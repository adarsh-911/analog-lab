==> flow/design.v <==
`timescale  1ns / 1ps
module dff #(
    parameter WIDTH = 1,
    parameter WITH_RST = 0,
    parameter RST_VALUE = 0
) (
    input clk,
    input rst_n,
    input [WIDTH-1:0] D,
    output reg [WIDTH-1:0] Q=0,
    output [WIDTH-1:0] Qn
);
    generate
        if (WITH_RST) begin 
            always @(posedge clk or negedge rst_n) begin
                if (!rst_n) begin
                    Q <= {WIDTH{RST_VALUE[0]}};
                end else begin
                    Q <= D;
                end
            end
        end else begin
            always @(posedge clk) begin
                Q <= D;
            end
        end
    endgenerate
    assign Qn = ~Q;
endmodule
`timescale  1ns / 1ps
module hk_efm #(
    parameter WIDTH = 24,
    parameter A_GAIN = 1,
    parameter OUT_REG = 0
) (
    input clk,
    input rst_n,
    input [WIDTH-1:0] x_i,
    output y_o,
    output [WIDTH-1:0] e_o
);
    wire [WIDTH:0] sum;
    reg [WIDTH:0] sum_r;
    assign sum = x_i + sum_r[WIDTH-1:0] + {A_GAIN{sum_r[WIDTH]}};
    always @(posedge clk or negedge rst_n) begin
        if (!rst_n) begin
            sum_r <= 'b0;
        end else begin
            sum_r <= sum;
        end
    end
    assign y_o = sum_r[WIDTH];
    generate
        if (OUT_REG) begin
            assign e_o = sum_r[WIDTH-1:0];
        end else begin
            assign e_o = sum[WIDTH-1:0];
        end
    endgenerate
endmodule
`timescale 1ns / 1ps
module hk_mash111_dithered #(
    parameter WIDTH = 9,
    parameter A_GAIN = 2,
    parameter OUT_REG = 1,
    parameter DITHER_WIDTH = 3
) (
    input clk,
    input rst_n,
    input  [WIDTH-1:0] x_i,
    output [3:0]       y_o,
    output [WIDTH-1:0] e_o
);
    wire [WIDTH-1:0] x_i_1;
    wire [WIDTH-1:0] e_o_1;
    wire             y_o_1;
    wire [WIDTH-1:0] x_i_2_dithered;
    wire [WIDTH-1:0] e_o_2;
    wire             y_o_2;
    wire [WIDTH-1:0] x_i_3;
    wire [WIDTH-1:0] e_o_3;
    wire             y_o_3;
    wire             y1_i;
    wire             y2_i;
    wire             y3_i;
    reg  [DITHER_WIDTH-1:0] lfsr_reg;
    wire [DITHER_WIDTH-1:0] lfsr_next;
    wire                    feedback;
    assign feedback   = lfsr_reg[DITHER_WIDTH-1] ^ lfsr_reg[DITHER_WIDTH-2];
    assign lfsr_next  = {lfsr_reg[DITHER_WIDTH-2:0], feedback};
    always @(posedge clk or negedge rst_n) begin
        if (!rst_n)
            lfsr_reg <= {DITHER_WIDTH{1'b1}};  
        else
            lfsr_reg <= lfsr_next;
    end
    wire signed [WIDTH-1:0] dither_signed = 
        {{(WIDTH-DITHER_WIDTH){1'b0}}, lfsr_reg} - (1 << (DITHER_WIDTH - 1));
    assign x_i_1          = x_i;
    assign x_i_2_dithered = e_o_1 + dither_signed;
    assign x_i_3          = e_o_2;
    assign e_o            = e_o_3;
    hk_efm #(
        .WIDTH   ( WIDTH ),
        .A_GAIN  ( A_GAIN ),
        .OUT_REG ( OUT_REG )
    ) u_hk_efm_1 (
        .clk   ( clk   ),
        .rst_n ( rst_n ),
        .x_i   ( x_i_1 ),
        .y_o   ( y_o_1 ),
        .e_o   ( e_o_1 )
    );
    hk_efm #(
        .WIDTH   ( WIDTH ),
        .A_GAIN  ( A_GAIN ),
        .OUT_REG ( OUT_REG )
    ) u_hk_efm_2 (
        .clk   ( clk            ),
        .rst_n ( rst_n          ),
        .x_i   ( x_i_2_dithered ),
        .y_o   ( y_o_2          ),
        .e_o   ( e_o_2          )
    );
    hk_efm #(
        .WIDTH   ( WIDTH ),
        .A_GAIN  ( A_GAIN ),
        .OUT_REG ( OUT_REG )
    ) u_hk_efm_3 (
        .clk   ( clk   ),
        .rst_n ( rst_n ),
        .x_i   ( x_i_3 ),
        .y_o   ( y_o_3 ),
        .e_o   ( e_o_3 )
    );
    ncl #(
        .OUT_REG( 1 )
    ) u_ncl (
        .clk   ( clk   ),
        .rst_n ( rst_n ),
        .y1_i  ( y1_i  ),
        .y2_i  ( y2_i  ),
        .y3_i  ( y3_i  ),
        .y_o   ( y_o   )
    );
    wire y1_reg_0;
    wire y1_reg_1;
    wire y2_reg_0;
    generate
        if (OUT_REG) begin
            dff #(
                .WIDTH     ( 1 ),
                .WITH_RST  ( 0 ),
                .RST_VALUE ( 0 )
            ) u0_dff (
                .clk   ( clk      ),
                .rst_n ( rst_n    ),
                .D     ( y_o_1    ),
                .Q     ( y1_reg_0 )
            );
            dff #(
                .WIDTH     ( 1 ),
                .WITH_RST  ( 0 ),
                .RST_VALUE ( 0 )
            ) u1_dff (
                .clk   ( clk      ),
                .rst_n ( rst_n    ),
                .D     ( y1_reg_0 ),
                .Q     ( y1_reg_1 )
            );
            dff #(
                .WIDTH     ( 1 ),
                .WITH_RST  ( 0 ),
                .RST_VALUE ( 0 )
            ) u2_dff (
                .clk   ( clk      ),
                .rst_n ( rst_n    ),
                .D     ( y_o_2    ),
                .Q     ( y2_reg_0 )
            );
            assign y1_i = y1_reg_1;
            assign y2_i = y2_reg_0;
            assign y3_i = y_o_3;
        end else begin
            assign y1_i = y_o_1;
            assign y2_i = y_o_2;
            assign y3_i = y_o_3;
        end
    endgenerate
endmodule
`timescale  1ns / 1ps
module ncl #(
    parameter OUT_REG = 1
)(
    input clk,
    input rst_n,
    input y1_i,
    input y2_i,
    input y3_i,
    output [3:0] y_o
);
    wire signed [2:0] c1;
    wire signed [3:0] c2;
    wire signed [0:0] c0_reg;
    wire signed [2:0] c1_reg; 
    wire signed [3:0] c2_reg;
    assign c1 = y2_i + y3_i - c0_reg;
    assign c2 = y1_i + {c1[2], c1} - {c1_reg[2], c1_reg};
    dff #(
        .WIDTH     ( 1 ),
        .WITH_RST  ( 0 ),
        .RST_VALUE ( 0 ))
    u0_dff (
        .clk   ( clk    ),
        .rst_n ( rst_n  ),
        .D     ( y3_i   ),
        .Q     ( c0_reg ),
        .Qn    (        )
    );
    dff #(
        .WIDTH     ( 3 ),
        .WITH_RST  ( 0 ),
        .RST_VALUE ( 0 ))
    u1_dff (
        .clk   ( clk    ),
        .rst_n ( rst_n  ),
        .D     ( c1     ),
        .Q     ( c1_reg ),
        .Qn    (        )
    );
    dff #(
        .WIDTH     ( 4 ),
        .WITH_RST  ( 0 ),
        .RST_VALUE ( 0 ))
    u2_dff (
        .clk   ( clk    ),
        .rst_n ( rst_n  ),
        .D     ( c2     ),
        .Q     ( c2_reg ),
        .Qn    (        )
    );
    generate
        if (OUT_REG) begin
            assign y_o = c2_reg;
        end else begin
            assign y_o = c2;
        end
    endgenerate
endmodule
# [From RTL to reports: hk_mash111_dithered]
# What the tools print for hk_mash111_dithered, step after step.
# Line numbers count from 1 in the design file above.
# Operators carry their Yosys type and port widths (W data, S select, Z words).
# Library cell names are shortened.
# The mark n/a stands for no value.
[setup] top_module="hk_mash111_dithered" clk_port="clk" cell_library="sky130hd" lib_corner="tt_025C_1v80"

# [After elaboration]
# Yosys after proc, flatten, opt, wreduce and memory -nomap, before mapping. Enables and synchronous resets that opt folds into registers are not counted as muxes. Memory bits, and registers merged into a memory's read port (data or address), are not among the register bits. Print and check cells are not counted. Equal cells are merged and count once.
[bits] wordCells=23 inputBits=11 reg_bits=44 out_inout_bits=13
[op_classes] n_logic=1 addsub=12
[ops] operator="$add A10 B2 Y10" n=3
[ops] operator="$add A9 B9 Y10" n=3
[ops] operator="$add A9 B9 Y9" n=1
[ops] operator="$add A1 B4 Y4" n=1
[ops] operator="$sub A3 B3 Y4 const B" n=1
[ops] operator="$sub A4 B4 Y4" n=1
[ops] operator="$sub A3 B1 Y3" n=1
[ops] operator="$add A1 B1 Y2" n=1
[ops] operator="$xor A1 B1 Y1" n=1

# [Longest topological paths]
# Yosys ltp: most cells in a row. Word level: on the elaborated netlist, between registers, memories and ports. Mapped: between sequential cells and ports; inverters and the memories' decode and read muxes count.
[depth] ltp_word=4 ABC_AREA=0 mapped_depth=12 ltp_nobuf=12

# [Synthesis result]
# Source: synth_stat.txt of the flow (Yosys; design flattened, memories mapped). It holds for the ABC_AREA given above (unset counts as 0); a run with the other value may have another netlist.
[mapped] ffs=44 seq_area_um2=1049.8 cell_count=281 synth_area_um2=3031.7 buf_cells=0
[types] cell="ha_1" n=62 type_area_um2=775.744
[types] cell="dfrtp_1" n=30 type_area_um2=750.72
[types] cell="dfxtp_1" n=11 type_area_um2=220.211
[types] cell="fa_1" n=11 type_area_um2=220.211
[types] cell="xnor2_1" n=16 type_area_um2=140.134
[types] cell="inv_1" n=34 type_area_um2=127.622
[types] cell="a21oi_1" n=23 type_area_um2=115.11
[types] cell="xor2_1" n=12 type_area_um2=105.101
[types] cell="dfstp_2" n=3 type_area_um2=78.826
[types] cell="a21o_1" n=8 type_area_um2=60.058
[types] cell="mux2i_1" n=6 type_area_um2=60.058
[types] cell="nand2_1" n=14 type_area_um2=52.55
[types] cell="o21ai_0" n=8 type_area_um2=40.038
[types] cell="a211oi_1" n=4 type_area_um2=30.029
[types] cell="and4b_1" n=3 type_area_um2=30.029
[types] cell="nand3_1" n=6 type_area_um2=30.029
[types] cell="o21bai_1" n=4 type_area_um2=30.029
[types] cell="nor3_1" n=5 type_area_um2=25.024
# Other cell types: 11; their cells: 21.
# The figures by module come from a second, unflattened synthesis with its own total; it is not the netlist above.
[hier_totals] cells_unflattened=286 area_unflattened_um2=3093.0
# Each row is one instance without its submodules.
[by_module] module="hk_efm" mod_area_um2=728.2 mod_seq_area_um2=250.2 instances=3 n_cells=64
[by_module] module="hk_mash111_dithered" mod_area_um2=435.4 mod_seq_area_um2=78.8 instances=1 n_cells=46
[by_module] module="ncl (OUT_REG=1)" mod_area_um2=211.5 mod_seq_area_um2=0.0 instances=1 n_cells=26
[by_module] module="dff" mod_area_um2=95.1 mod_seq_area_um2=80.1 instances=1 n_cells=8
[by_module] module="dff" mod_area_um2=23.8 mod_seq_area_um2=20.0 instances=4 n_cells=2
[by_module] module="dff" mod_area_um2=71.3 mod_seq_area_um2=60.1 instances=1 n_cells=6

# [Path before layout]
# Source: OpenSTA report_checks on the synthesized netlist (no wires, ideal clock, input and output delay 20% of the period each), path of least setup slack; recovery checks are left aside. Register names are those of the netlist, which keeps one name where synthesis merged equal registers.
[synth_timing] path_type="register to register" start="register u_hk_efm_1.sum_r[0]" end="register u_hk_efm_2.sum_r[8]" setup_time_ps=129 path_delay_ps=3127 n_path_buf=0 arrival_ps=2998 path_slack_ps=-227 tclk_ps=2900 launch_ps=0 required_time_ps=2771 driving_pins=13 period_less_setup_slack_ps=3127
# "path_delay_ps" is the arrival time less input delay plus setup time.
# "driving_pins": output pins that drive a net of the path, with the launching flip-flop's if there is one; two outputs of one cell count as two.
# "period_less_setup_slack_ps" is the clock period less the worst setup slack; recovery checks do not enter. This is arithmetic on one report: input and output delays are still those of the set period (20% each).
# Between the ends stands the longest chain of elaborated cells between them, by number of cells; it is not shown to be the way that was timed. Of several equally long chains one is given.
# A line is the first line of the expression or statement that the cell stems from. Yosys adds cells for indexed reads and writes and turns some case tables into memories.
[synth_via] cell_sequence="dfrtp_1 > ha_1 > fa_1 > a21o_1 > a21oi_1 > o21ai_0 > xor2_1 > ha_1 > ha_1 > nand2_2 > nor3_2 > mux2i_1 > a2111o_1" elab_chain_cells=3 cells_between=3 lines_between=2 classes_between="add/sub (3)"
[synth_rtl] element="from (decl)" line_no=43 rtl="reg [WIDTH:0] sum_r;"
[synth_rtl] element="from (assign)" line_no=47 rtl="sum_r <= 'b0;"
[synth_rtl] element="from (assign)" line_no=49 rtl="sum_r <= sum;"
[synth_rtl] element="$add A9 B9 Y9" line_no=100 rtl="assign x_i_2_dithered = e_o_1 + dither_signed;"
[synth_rtl] element="$add A9 B9 Y10" line_no=44 rtl="assign sum = x_i + sum_r[WIDTH-1:0] + {A_GAIN{sum_r[WIDTH]}};"
[synth_rtl] element="$add A10 B2 Y10" line_no=44
[synth_rtl] element="to (assign)" line_no=47
[synth_rtl] element="to (assign)" line_no=49
[synth_rtl] element="to (decl)" line_no=43

# [Path in the finished layout]
# From the final timing report of record 1: the path of least setup slack in the routed layout; clock arrival at registers is part of the times.
# The report prints the path's times to 10 ps; the period is as set.
[layout_timing] path_type="register to register" start="register lfsr_reg[0]" end="register u_hk_efm_2.sum_r[7]" path_slack_ps=-790 required_time_ps=2340 tclk_ps=2150 n_path_buf=0 arrival_ps=3130 setup_time_ps=110 launch_ps=290 driving_pins=11
# Between the ends stands the longest chain of elaborated cells between them, by number of cells; it is not shown to be the way that was timed. Of several equally long chains one is given.
[layout_via] cell_sequence="dfstp_2 > ha_4 > fa_2 > fa_2 > ha_4 > inv_2 > fa_2 > nand2b_4 > a21oi_4 > a31oi_4 > xnor2_1" elab_chain_cells=4 cells_between=4 lines_between=3 classes_between="add/sub (4)"
[layout_rtl] element="from (decl)" line_no=86 rtl="reg  [DITHER_WIDTH-1:0] lfsr_reg;"
[layout_rtl] element="from (assign)" line_no=93 rtl="lfsr_reg <= {DITHER_WIDTH{1'b1}};"
[layout_rtl] element="from (assign)" line_no=95 rtl="lfsr_reg <= lfsr_next;"
[layout_rtl] element="$sub A3 B3 Y4" line_no=98 rtl="{{(WIDTH-DITHER_WIDTH){1'b0}}, lfsr_reg} - (1 << (DITHER_WIDTH - 1));"
[layout_rtl] element="$add A9 B9 Y9" line_no=100 rtl="assign x_i_2_dithered = e_o_1 + dither_signed;"
[layout_rtl] element="$add A9 B9 Y10" line_no=44 rtl="assign sum = x_i + sum_r[WIDTH-1:0] + {A_GAIN{sum_r[WIDTH]}};"
[layout_rtl] element="$add A10 B2 Y10" line_no=44
[layout_rtl] element="to (assign)" line_no=47 rtl="sum_r <= 'b0;"
[layout_rtl] element="to (assign)" line_no=49 rtl="sum_r <= sum;"
[layout_rtl] element="to (decl)" line_no=43 rtl="reg [WIDTH:0] sum_r;"

# Record of 2 stored runs of the RTL-to-layout flow on hk_mash111_dithered, platform sky130hd. The runs are unordered. Constraints: input delay and output delay 20% of the set period each, output load 0.01 pF.
# By "achievedPeriod_ps" is meant the clock period of the run minus its worst setup slack. This is arithmetic on one report: input and output delays are still those of the set period (20% each).
# "worst_path_allowed_less_slack_ps" means the part of the period allowed to the worst setup path (the constraints hold back 20% at inputs and 20% at outputs) less its slack; where the path has registers, the arrival times of their clocks count too.
# "worst_path_allowed_less_slack_ps" is known to 10 ps.
run="record 1" settings period_ns=2.15 CORE_UTILIZATION=17 PLACE_DENSITY_LB_ADDON=0.03 CORE_ASPECT_RATIO=0.9 CORE_MARGIN=4 CELL_PAD_IN_SITES_DETAIL_PLACEMENT=2 GPL_TIMING_DRIVEN=1 CAP_MARGIN=25 SLEW_MARGIN=25 MIN_ROUTING_LAYER="met2"
run="record 1" results final_setup_ws_ps=-786 synth_chip_area_um2=3031.7 achievedPeriod_ps=2936 worst_path_allowed_less_slack_ps=2940 worstPathKind="register to register" total_die_area_um2=20037.2 setupTns_ps=-6323 layout_utilization_pct=27.0
run="record 2" settings period_ns=2.87 CAP_MARGIN=20 CORE_MARGIN=2 CORE_UTILIZATION=40 SLEW_MARGIN=20
run="record 2" results final_setup_ws_ps=-92 synth_chip_area_um2=3031.7 achievedPeriod_ps=2962 worst_path_allowed_less_slack_ps=2960 worstPathKind="register to register" total_die_area_um2=8291.9 setupTns_ps=-302 layout_utilization_pct=53.5
